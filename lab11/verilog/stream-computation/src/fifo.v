==> flow/design.v <==
`timescale 1ns / 1ns
module fifo #(parameter buffer_size = 5, width = 6)
(
    input clk, rst,
    input wr_en, rd_en,
    input[width - 1 : 0] data_in,
    output reg [log2(buffer_size) - 1 : 0] population,
    output reg [log2(buffer_size) - 1 : 0] capacity,
    output [width - 1 : 0] data_out     
);
    reg [width - 1 : 0] FIFO_RAM [0 : buffer_size - 1];
    reg [log2(buffer_size) - 1 : 0] rd_addr, wr_addr;
    wire[1:0] pop_control = {wr_en, rd_en};
    assign data_out = FIFO_RAM[rd_addr];
    integer i;
    always @(posedge clk)
    begin 
        if(!rst)
        begin
            rd_addr <= 0;
            wr_addr <= 0;
            population <= 0;
            capacity <= buffer_size;            
        end
        else
        begin
            if(wr_en)
            begin 
                FIFO_RAM[wr_addr] <= data_in;
                wr_addr <= (wr_addr != buffer_size - 1) ? wr_addr + 1 : 0;
            end
            if(rd_en)
                rd_addr <= (rd_addr != buffer_size - 1) ? rd_addr + 1 : 0;
            case (pop_control)
            2'b00 : 
            begin 
                population <= population;
                capacity <= capacity;
            end
            2'b01 : 
            begin 
                population <= population - 1;
                capacity <= capacity + 1;
            end
            2'b10 : 
            begin 
                population <= population + 1;
                capacity <= capacity - 1;
            end    
            2'b11 : 
            begin 
                population <= population;
                capacity <= capacity;
            end
            default:
            begin 
                population <= population;
                capacity <= capacity;
            end
            endcase
        end    
    end
    function integer log2;
    input [31 : 0] value;
    begin
        value = value - 1;
        for (log2 = 0; value > 0; log2 = log2 + 1) begin
            value = value >> 1;
        end
    end
    endfunction 
endmodule
From RTL to reports: fifo --
What the tools print for fifo, step after step. Line numbers count from 1 in the design file above. Operators carry their Yosys type and port widths (W data, S select, Z words). Cell names lack the library's common part. A cell with - has no value.
Design: design top fifo, clock clk, library sky130hd, corner tt_025C_1v80

Elaborated design --
Counts by Yosys on the flattened word-level netlist (proc, flatten, opt, wreduce; memories kept). Print and check cells are left out. Cells with the same type and inputs are merged into one. Memory sizes are those after Yosys's memory passes, which may raise the word count (mostly to a power of two), join words into wider ones and drop unused or constant bits.
Word-level totals: memory bits (writable) 30, register bits after elaboration 12, word width x clocked read ports 6, output and inout port bits 12, memory cells 1
Cells by class: add/sub/neg operators 6, equal/unequal tests 5, multiplexer cells 12, reductions and logical operators 2
Memory list:
- FIFO_RAM | depth 5, width 6, rd ports 1, wr ports 1, RTL line 11 | reg [width - 1 : 0] FIFO_RAM [0 : buffer_size - 1];
Operator list (number):
- $mux W3 | 6
- $add A3 B1 Y3 const B | 4
- $pmux W3 S2 | 2
- $mux W6 | 2
- $sub A3 B1 Y3 const B | 2
- $ne A3 B3 Y1 const B | 2
- $eq A2 B2 Y1 const B | 2
- $eq A2 B1 Y1 const B | 1
- $logic_not A2 Y1 | 1
- $reduce_or A2 Y1 | 1
- $mux W1 | 2

Depth --
Longest topological path by Yosys (ltp), each cell counted once; first at word level (registers and memories cut), then after technology mapping (sequential cells cut; the memories' decode and read muxes count).
Logic depth: depth after elaboration 4, ABC_AREA 1, mapped depth 10, depth with buffers taken out 10

After synthesis --
Source: synth_stat.txt of the flow (Yosys; design flattened, memories mapped). It holds for the ABC_AREA given above (unset counts as 0); a run with the other value may have another netlist.
Cell types:
- edfxtp_1 | number 30, area in all 900.864 µm²
- dfxtp_1 | number 15, area in all 300.288 µm²
- nand2_1 | number 33, area in all 123.869 µm²
- ha_1 | number 8, area in all 100.096 µm²
- nor2_1 | number 23, area in all 86.333 µm²
- inv_1 | number 14, area in all 52.55 µm²
- o21ai_1 | number 9, area in all 45.043 µm²
- o21ai_0 | number 8, area in all 40.038 µm²
- o22ai_1 | number 6, area in all 37.536 µm²
- a21oi_1 | number 6, area in all 30.029 µm²
- nand3_1 | number 6, area in all 30.029 µm²
- buf_6 | number 2, area in all 22.522 µm²
- nor3_1 | number 4, area in all 20.019 µm²
- xor2_1 | number 2, area in all 17.517 µm²
- nand4_1 | number 2, area in all 12.512 µm²
- o211a_1 | number 1, area in all 10.01 µm²
- xnor2_1 | number 1, area in all 8.758 µm²
- a211oi_1 | number 1, area in all 7.507 µm²
Other cell types: 6; their cells: 7.
Mapped netlist: buffers 4, standard cells after synthesis 178, sequential part of the area 1201.2 µm², flip-flop cells 45, chip area (Yosys) 1884.3 µm²

Path before layout --
Path of least setup slack by OpenSTA after synthesis, without wires, with an ideal clock, recovery checks aside; 20% of the period is set as input and as output delay. Where synthesis merged equal registers, the netlist keeps one of their names.
Timing path after synthesis: path type input-to-reg, start point in rst, end point mem FIFO_RAM[4][0], launch time at the first pin 0.610 ns, setup slack 1.301 ns, path buffers 1, period 3.05 ns, setup time 0.377 ns, arrival time 1.372 ns, stages 3, delay of the path 1.139 ns, required time 2.673 ns, period reached after synthesis 1.749 ns
"delay of the path" is the arrival time less input delay plus setup time. "stages" counts driving pins, that of a launching flip-flop among them; a cell with two outputs on the path counts twice. "period reached after synthesis" = period - worst setup slack (recovery checks aside). The figure is calculated, with input and output delays left at 20% of the set period. The rows between start and end are the longest chain of elaborated cells between them; the timing report does not say that the signal goes this way. Where chains are equally long, one stands for them. A line is the first line of the expression or statement that the cell stems from. Yosys adds cells for indexed reads and writes and turns some case tables into memories. Only ways into the end's enable, where the timed path ends, are counted here.
Between the ends, after synthesis: path through buf_2 -> nand3_1 -> nor3_1, length of the longest elaborated chain 1, elaborated cells on any way between the ends 2, those cells by class mux: 2
Ends and longest elaborated chain, after synthesis:
- start, declared | RTL line 4 | input clk, rst,
- $mux W3 | RTL line 18 | if(!rst)
- end, declared | RTL line 11 | reg [width - 1 : 0] FIFO_RAM [0 : buffer_size - 1];

Timing after layout --
Path of least setup slack in the final report of run A (OpenROAD, finished layout, wires in). Where an end is a register, its clock arrival counts in the times.
Timing path post-layout: path type reg-to-output, start point reg (name not given), end point out data_out[0], setup slack 0.12 ns, launch time at the first pin 0.28 ns, required time 1.44 ns, period 1.8 ns, path buffers 1, stages 7, arrival time 1.32 ns
Between the ends, post-layout: path through dfxtp_4 -> inv_6 -> nor2_1 -> o22ai_1 -> nand2_1 -> nand2_1 -> clkdlybuf4s15_1
Ends and longest elaborated chain, post-layout:
- end, declared | RTL line 9 | output [width - 1 : 0] data_out
No chain of elaborated cells between the ends is given.

Wiki page: fifo / flow data

Flow measurements of fifo on sky130hd: 2 stored runs with different settings, listed in no order. Input and output delays are each 20% of the period that was set; the output load is 0.01 pF.
"clock period reached": clock period set for the run, less the worst setup slack. It is reckoned from that one timing run; input and output delays stay at 20% of the period that was set.
"time on the worst setup path" is the time allowed to the run's worst setup path (the clock period less input and output delay, where it has them) less its slack. Clock arrival times count: a late capture clock shortens it, a late launch clock lengthens it.
"total power after layout" rests on the timing tool's default activity at the inputs, not on a simulated workload.

[run A] flow files
==> flow/run.sh <==
#!/bin/bash
# the make line also repeats the synthesis and layout settings of config.mk as NAME=value (left out here)
make -C /OpenROAD-flow-scripts/flow DESIGN_CONFIG=/design/flow/config.mk WORK_HOME=/design/flow/orfs CLKGATE_MAP_FILE= finish
==> flow/config.mk <==
export PLATFORM = sky130hd
export DESIGN_NAME = fifo
export DESIGN_NICKNAME = fifo
export VERILOG_FILES = /design/flow/design.v
export SDC_FILE = /design/flow/constraint.sdc
export NUM_CORES = 4
export LEC_CHECK = 0
export ABC_AREA = 1
export CAP_MARGIN = 20
export CELL_PAD_IN_SITES_GLOBAL_PLACEMENT = 2
export CORE_ASPECT_RATIO = 1.22
export CORE_MARGIN = 2
export CORE_UTILIZATION = 49
export CTS_CLUSTER_SIZE = 72
export HOLD_SLACK_MARGIN = 0.08
export MIN_ROUTING_LAYER = met2
export PLACE_DENSITY = 0.64
export SLEW_MARGIN = 10
==> flow/constraint.sdc <==
create_clock -name core_clock -period 1.8 [get_ports {clk}]
set_input_delay 0.3600 -clock core_clock [delete_from_list [all_inputs] [get_ports {clk}]]
set_output_delay 0.3600 -clock core_clock [all_outputs]
set_load 0.01 [all_outputs]

[run A] result: post-synthesis cell area 1884.3 µm²; die size 4360.2 µm²; standard-cell area after routing 2349.8 µm²; setup slack of the worst path 0.118 ns; worst hold slack in the final report 0.496 ns; total power after layout 2.280 mW; clock period reached 1.682 ns; time on the worst setup path 1.32 ns; worst setup path kind reg-to-output

[run B] flow files
==> flow/run.sh <==
#!/bin/bash
# the make line also repeats the synthesis and layout settings of config.mk as NAME=value (left out here)
make -C /OpenROAD-flow-scripts/flow DESIGN_CONFIG=/design/flow/config.mk WORK_HOME=/design/flow/orfs CLKGATE_MAP_FILE= finish
==> flow/config.mk <==
export PLATFORM = sky130hd
export DESIGN_NAME = fifo
export DESIGN_NICKNAME = fifo
export VERILOG_FILES = /design/flow/design.v
export SDC_FILE = /design/flow/constraint.sdc
export NUM_CORES = 4
export LEC_CHECK = 0
export CAP_MARGIN = 20
export CELL_PAD_IN_SITES_DETAIL_PLACEMENT = 0
export CORE_ASPECT_RATIO = 0.7
export CORE_MARGIN = 2
export CORE_UTILIZATION = 29
export CTS_CLUSTER_SIZE = 99
export MAX_ROUTING_LAYER = met5
export PLACE_DENSITY_LB_ADDON = 0.15
export SETUP_SLACK_MARGIN = -0.12
export SLEW_MARGIN = 25
==> flow/constraint.sdc <==
create_clock -name core_clock -period 2.34 [get_ports {clk}]
set_input_delay 0.4680 -clock core_clock [delete_from_list [all_inputs] [get_ports {clk}]]
set_output_delay 0.4680 -clock core_clock [all_outputs]
set_load 0.01 [all_outputs]

[run B] result: post-synthesis cell area 1865.5 µm²; die size 7100.9 µm²; standard-cell area after routing 2328.5 µm²; setup slack of the worst path 0.046 ns; worst hold slack in the final report 0.479 ns; total power after layout 1.733 mW; clock period reached 2.294 ns; time on the worst setup path 1.83 ns; worst setup path kind reg-to-output
